==> flow/design.v <==
module MusicBox(clk,rst,out,debug,control);
input  clk,rst;
input [7 : 0] control;
output out;
output[7 : 0] debug;
reg out;
reg [7 : 0] debug;
parameter dA = 16'd4584; 
parameter C = 16'd3822;
parameter D = 16'd3405;
parameter E = 16'd3034;
parameter F = 16'd2865;
parameter G = 16'd2551;
parameter uA = 16'd2273;
parameter Bb = 16'd2148;
parameter q = 16'd24;
parameter q1 = 16'd48;
parameter p = 16'h0;
reg[31 : 0] cnt;
reg[15 : 0] tune;
reg[15 : 0] clk_tune;
reg[7  : 0] clk_dur;
reg[2047 : 0] tune_roll = {
D,C,D,p,E,p,E,F,D,p,D,uA,p,G,p,F,p,F,E,D,
p,D,uA,G,uA,p,Bb,p,Bb,uA,G,p,G,p,G,F,D,p,D,p,D,C,dA,
p,D,C,C,D,p,E,p,E,G,F,p,F,p,F,E,D,p,D,p,D,C,dA,
p,D,C,C,D,p,E,p,E,G,F,p,F,p,F,E,D,p,D,p,D,C,dA
};
reg[2047 : 0]  dur_roll = {
q,q,q,q,q,q,q,q,q,q1,q,q,q,q,q,q,q,q,q,q,
q1,q,q,q,q,q,q,q,q,q,q,q,q,q,q,q,q,q,q,q,q,q,q,
q1,q,q,q,q,q,q,q,q,q,q,q,q,q,q,q,q,q,q,q,q,q,q,
q1,q,q,q,q,q,q,q,q,q,q,q,q,q,q,q,q,q,q,q,q,q,q
};
reg [7:0] ctrl;
reg[2047 : 0] note_tune;
reg[2047 : 0] note_dur;
always@(control)
begin
	ctrl[7:4] <= 4'd4;  
	case (control[7:4])
	4'b1110: ctrl[3:0] <= 4'd3;
	4'b1101: ctrl[3:0] <= 4'd4;
	4'b1011: ctrl[3:0] <= 4'd6;
	4'b0111: ctrl[3:0] <= 4'd12;
	default: ctrl[3:0] <= 4'd4;
	endcase
end
always@(posedge clk or negedge rst)
begin
  if(!rst) begin
    clk_tune<=0;
    clk_dur <=0;
    end
  else begin
    if(clk_tune<ctrl[7:4])
      clk_tune<=clk_tune+1;
    else
      clk_tune<=0;
    if(clk_dur<ctrl[3:0])
      clk_dur<=clk_dur+1;
    else
      clk_dur<=0;
    end
end
always@(posedge clk or negedge rst)
begin  
  if(!rst) begin
    cnt<=0;
    note_dur<=dur_roll;
  end
  else if(clk_dur>=ctrl[3:0]) begin
    if(cnt[31 : 16]!=note_dur[15 : 0]) begin
      cnt<=cnt+1;
      note_dur<=note_dur;
    end else begin
      note_dur=note_dur >> 16;
      cnt<=0;
    end
  end
end
always@(posedge clk or negedge rst)
begin  
  if(!rst) begin
    note_tune<=tune_roll; 
  end 
  else if(clk_dur>=ctrl[3:0]) if(cnt[31 : 16]==note_dur[15 : 0]) begin
    note_tune=note_tune >> 16;
    debug<=note_tune[7 : 0];
  end else note_tune<=note_tune;
end
always@(posedge clk or negedge rst)
begin  
  if(!rst) tune<=0; else
  if(note_tune[15 : 0] == 0) out<=1; else
  if(cnt[31 : 16]==note_dur[15 : 0])tune<=0;else
  if(clk_tune>=ctrl[7:4]) begin
    if(tune!=note_tune[15 : 0]) begin
      tune<=tune+1;
      out<=out;
    end else begin
      tune<=0;
      out<=~out;
    end
  end
end
endmodule
From RTL to reports: MusicBox
What the tools print for MusicBox, step after step.
Lines are those of the file above, counted from 1.
Cell names lack the library's common part.
{"block": "design", "design": "MusicBox", "clock": "clk", "cell_library": "sky130hd", "pvt_corner": "tt_025C_1v80"}

After elaboration
Counts by Yosys on the flattened word-level netlist (proc, flatten, opt, wreduce; memories kept). Register bits leave out memories and registers merged into their read ports (data or address). Print and check cells are left out. Cells with the same type and inputs are merged into one.
{"block": "classes", "compare": 4, "n_eq": 8, "n_mul": 0, "add_sub_neg": 4, "shift": 0, "reduce_and_logical": 8, "div": 0, "bitwise": 3, "n_mux": 10}
{"block": "ops", "cell": "2-to-1 mux 16 bit", "count": 4}
{"block": "ops", "cell": "adder 16 x 1 -> 16 bit with constant B", "count": 2}
{"block": "ops", "cell": "adder 32 x 1 -> 32 bit with constant B", "count": 1}
{"block": "ops", "cell": "2-to-1 mux 32 bit", "count": 1}
{"block": "ops", "cell": "!= test 16 x 13 -> 1 bit", "count": 1}
{"block": "ops", "cell": ">= comparator 16 x 3 -> 1 bit with constant B", "count": 1}
{"block": "ops", "cell": "< comparator 16 x 3 -> 1 bit with constant B", "count": 1}
{"block": "ops", "cell": "equality test 16 x 6 -> 1 bit", "count": 1}
{"block": "ops", "cell": "!= test 16 x 6 -> 1 bit", "count": 1}
{"block": "ops", "cell": "zero test 16 bit", "count": 1}
{"block": "ops", "cell": "parallel mux 4 bit (select 3 bit)", "count": 1}
{"block": "ops", "cell": "equality test 4 bit with constant B", "count": 2}
{"block": "ops", "cell": "adder 8 x 1 -> 8 bit with constant B", "count": 1}
{"block": "ops", "cell": ">= comparator 8 x 4 -> 1 bit", "count": 1}
{"block": "ops", "cell": "< comparator 8 x 4 -> 1 bit", "count": 1}
{"block": "ops", "cell": "2-to-1 mux 8 bit", "count": 1}
{"block": "ops", "cell": "AND reduction 2 bit", "count": 3}
{"block": "ops", "cell": "!= test 2 bit with constant B", "count": 2}
{"block": "ops", "cell": "nonzero test 2 bit", "count": 2}
{"block": "ops", "cell": "equality test 4 x 3 -> 1 bit with constant B", "count": 1}
{"block": "ops", "cell": "AND reduction 4 bit", "count": 1}
{"block": "ops", "cell": "inverter 1 bit", "count": 3}
{"block": "ops", "cell": "AND reduction 3 bit", "count": 1}
{"block": "ops", "cell": "2-to-1 mux 1 bit", "count": 3}
{"block": "bits", "latchBits": 0, "elab_cells": 45, "n_memories": 0, "input_bits": 10, "ramBits": 0, "clocked_rd_ports_x_width": 0, "regBits": 1446, "romBits": 0, "output_inout_bits": 9}

Logic depth
Depth = most cells in a row (Yosys ltp): at word level without a register or memory, in the mapped netlist without a sequential cell, where the memories' decode and read muxes count.
{"block": "logic_depth", "depth_word": 4, "abc_area": 0, "depth_mapped": 12, "mapped_depth_nobuf": 8}

Netlist
Source: synth_stat.txt of the flow (Yosys; design flattened, memories mapped). It holds for the ABC_AREA given above (unset counts as 0); a run with the other value may have another netlist.
{"block": "types", "cell": "dfrtp_1", "count": 767, "area_total_um2": 1.92E+04}
{"block": "types", "cell": "dfstp_2", "count": 577, "area_total_um2": 1.52E+04}
{"block": "types", "cell": "mux2_2", "count": 893, "area_total_um2": 1.01E+04}
{"block": "types", "cell": "mux2_4", "count": 378, "area_total_um2": 5.68E+03}
{"block": "types", "cell": "buf_2", "count": 99, "area_total_um2": 495.475}
{"block": "types", "cell": "buf_6", "count": 43, "area_total_um2": 484.214}
{"block": "types", "cell": "edfxtp_1", "count": 9, "area_total_um2": 270.259}
{"block": "types", "cell": "xor2_1", "count": 24, "area_total_um2": 210.202}
{"block": "types", "cell": "a21oi_1", "count": 29, "area_total_um2": 145.139}
{"block": "types", "cell": "o31ai_1", "count": 19, "area_total_um2": 142.637}
{"block": "types", "cell": "or4_1", "count": 19, "area_total_um2": 142.637}
{"block": "types", "cell": "ha_1", "count": 9, "area_total_um2": 112.608}
{"block": "types", "cell": "nand2_1", "count": 27, "area_total_um2": 101.347}
{"block": "types", "cell": "o21ai_0", "count": 19, "area_total_um2": 95.091}
{"block": "types", "cell": "nand4_1", "count": 14, "area_total_um2": 87.584}
{"block": "types", "cell": "xnor2_1", "count": 10, "area_total_um2": 87.584}
{"block": "types", "cell": "nand3_1", "count": 17, "area_total_um2": 85.082}
{"block": "types", "cell": "nor4_1", "count": 13, "area_total_um2": 81.328}
Not listed: further types 32, cells in them 109.
{"block": "synth_totals", "seq_area_um2": 34624.5, "cells": 3075, "ff_cells": 1353, "n_buf": 153, "mapped_area_um2": 53259.8}

Path before layout
Path of least setup slack by OpenSTA after synthesis, without wires, with an ideal clock, recovery checks aside; 20% of the period is set as input and as output delay. Where synthesis merged equal registers, the netlist keeps one of their names.
{"block": "synth_timing", "path_kind": "input-to-reg", "from": "input port control[6]", "to": "register note_dur[101]", "required_time_ps": 2865, "setup_ps": 125, "driving_pins": 12, "delay_ps": 2270, "period_ps": 2990, "t_first_pin_ps": 598, "path_slack_ps": 121, "arrival_time_ps": 2743, "n_path_buf": 4, "in_delay_ps": 598, "period_less_setup_slack_ps": 2869}
"delay_ps" is the arrival time less input delay plus setup time.
"driving_pins" counts driving pins, that of a launching flip-flop among them; a cell with two outputs on the path counts twice.
"period_less_setup_slack_ps" is the clock period less the worst setup slack; recovery checks do not enter. This is arithmetic on one report: input and output delays are still those of the set period (20% each).
The rows between start and end are the longest chain of elaborated cells between them; the timing report does not say that the signal goes this way. Where chains are equally long, one stands for them.
A line is the first line of the expression or statement that the cell stems from. Yosys adds cells for indexed reads and writes and turns some case tables into memories.
A register here has more assigning lines than the two given.
{"block": "synth_between", "cell_sequence": "xor2_1 > nand3_1 > ha_1 > nor2b_1 > o21ba_2 > nor3_2 > or2_1 > buf_2 > buf_6 > buf_6 > buf_6 > mux2_4", "elab_chain_len": 4, "cone_cells": 6, "classes_between": "compare (1); eq/ne (3); mux (1); reduce/logical (1)"}
{"block": "synth_rtl", "element": "from (decl)", "line_no": 3, "rtl": "input [7 : 0] control;"}
{"block": "synth_rtl", "element": "equality test 4 x 3 -> 1 bit", "line_no": 41, "rtl": "case (control[7:4])"}
{"block": "synth_rtl", "element": "parallel mux 4 bit (select 3 bit)", "line_no": 41}
{"block": "synth_rtl", "element": ">= comparator 8 x 4 -> 1 bit", "line_no": 72, "rtl": "else if(clk_dur>=ctrl[3:0]) begin"}
{"block": "synth_rtl", "element": "AND reduction 2 bit"}
{"block": "synth_rtl", "element": "to (assign)", "line_no": 70, "rtl": "note_dur<=dur_roll;"}
{"block": "synth_rtl", "element": "to (assign)", "line_no": 75, "rtl": "note_dur<=note_dur;"}

Timing after layout
From the final timing report of job 1: the path of least setup slack in the routed layout; clock arrival at registers is part of the times.
The report prints the path's times to 10 ps; the period is as set.
{"block": "layout_timing", "path_kind": "reg-to-reg", "from": "register cnt[16]", "to": "register (name not given)", "setup_ps": 110, "period_ps": 2960, "path_slack_ps": 570, "driving_pins": 10, "t_first_pin_ps": 720, "n_path_buf": 4, "required_time_ps": 3580, "arrival_time_ps": 3010}
The rows between start and end are the longest chain of elaborated cells between them; the timing report does not say that the signal goes this way. Where chains are equally long, one stands for them.
A register here has more assigning lines than the two given.
{"block": "layout_between", "cell_sequence": "dfrtp_1 > nor4_2 > and4_4 > nand2_8 > or2_4 > buf_12 > buf_12 > buf_16 > buf_4 > mux2_4", "elab_chain_len": 2, "cone_cells": 2, "classes_between": "eq/ne (1); reduce/logical (1)"}
{"block": "layout_rtl", "element": "from (decl)", "line_no": 19, "rtl": "reg[31 : 0] cnt;"}
{"block": "layout_rtl", "element": "from (assign)", "line_no": 69, "rtl": "cnt<=0;"}
{"block": "layout_rtl", "element": "from (assign)", "line_no": 74, "rtl": "cnt<=cnt+1;"}
{"block": "layout_rtl", "element": "equality test 16 x 6 -> 1 bit", "line_no": 87, "rtl": "else if(clk_dur>=ctrl[3:0]) if(cnt[31 : 16]==note_dur[15 : 0]) begin"}
{"block": "layout_rtl", "element": "AND reduction 2 bit"}
{"block": "layout_rtl", "element": "to (assign)", "line_no": 85}
{"block": "layout_rtl", "element": "to (assign)", "line_no": 88}

Ticket comment

Settings and measured results of 2 stored flow runs for module MusicBox (sky130hd), not sorted in any way. The constraints put input and output delay at 20% of the set period each and load the outputs with 0.01 pF.
"period_less_ws_ps" means the clock period less the worst setup slack. The figure is calculated, with input and output delays left at 20% of the set period.
"worstPathTime_ps" means the part of the period allowed to the worst setup path (the constraints hold back 20% at inputs and 20% at outputs) less its slack; where the path has registers, the arrival times of their clocks count too.
"totalPower_uw" is the tool's figure for a default switching activity; nothing was simulated.
"worstPathTime_ps" is known to 10 ps.

Job 1
==> flow/run.sh <==
#!/bin/bash
# the make line also repeats the synthesis and layout settings of config.mk as NAME=value (left out here)
make -C /OpenROAD-flow-scripts/flow DESIGN_CONFIG=/design/flow/config.mk WORK_HOME=/design/flow/orfs CLKGATE_MAP_FILE= finish
==> flow/config.mk <==
export PLATFORM = sky130hd
export DESIGN_NAME = MusicBox
export DESIGN_NICKNAME = MusicBox
export VERILOG_FILES = /design/flow/design.v
export SDC_FILE = /design/flow/constraint.sdc
export NUM_CORES = 4
export LEC_CHECK = 0
export CAP_MARGIN = 20
export CORE_MARGIN = 2
export CORE_UTILIZATION = 40
export SETUP_SLACK_MARGIN = 0.65
export SLEW_MARGIN = 20
==> flow/constraint.sdc <==
create_clock -name core_clock -period 2.96 [get_ports {clk}]
set_input_delay 0.5920 -clock core_clock [delete_from_list [all_inputs] [get_ports {clk}]]
set_output_delay 0.5920 -clock core_clock [all_outputs]
set_load 0.01 [all_outputs]

==> results of job 1, as JSON <==
{
  "utilization_pct": 47.7,
  "setupTns_ps": 0,
  "synthArea_um2": 53259.8,
  "die_footprint_um2": 136084.0,
  "totalPower_uw": 36822,
  "worstPathTime_ps": 2390,
  "critical_path_kind": "reg-to-reg",
  "finish.stdcell_area_um2": 62825.3,
  "fin_ws_ps": 566,
  "period_less_ws_ps": 2394
}

Job 2
==> flow/run.sh <==
#!/bin/bash
# the make line also repeats the synthesis and layout settings of config.mk as NAME=value (left out here)
make -C /OpenROAD-flow-scripts/flow DESIGN_CONFIG=/design/flow/config.mk WORK_HOME=/design/flow/orfs CLKGATE_MAP_FILE= finish
==> flow/config.mk <==
export PLATFORM = sky130hd
export DESIGN_NAME = MusicBox
export DESIGN_NICKNAME = MusicBox
export VERILOG_FILES = /design/flow/design.v
export SDC_FILE = /design/flow/constraint.sdc
export NUM_CORES = 4
export LEC_CHECK = 0
export CAP_MARGIN = 5
export CELL_PAD_IN_SITES_DETAIL_PLACEMENT = 1
export CORE_MARGIN = 4
export CORE_UTILIZATION = 50
export CTS_CLUSTER_SIZE = 28
export HOLD_SLACK_MARGIN = 0.26
export MAX_ROUTING_LAYER = met5
export MIN_ROUTING_LAYER = met1
export SETUP_SLACK_MARGIN = 0.11
export SLEW_MARGIN = 20
==> flow/constraint.sdc <==
create_clock -name core_clock -period 1.65 [get_ports {clk}]
set_input_delay 0.3300 -clock core_clock [delete_from_list [all_inputs] [get_ports {clk}]]
set_output_delay 0.3300 -clock core_clock [all_outputs]
set_load 0.01 [all_outputs]

==> results of job 2, as JSON <==
{
  "utilization_pct": 59.3,
  "setupTns_ps": -932352,
  "synthArea_um2": 53259.8,
  "die_footprint_um2": 111807.0,
  "totalPower_uw": 66965,
  "worstPathTime_ps": 2150,
  "critical_path_kind": "input-to-reg",
  "finish.stdcell_area_um2": 62593.8,
  "fin_ws_ps": -833,
  "period_less_ws_ps": 2483
}
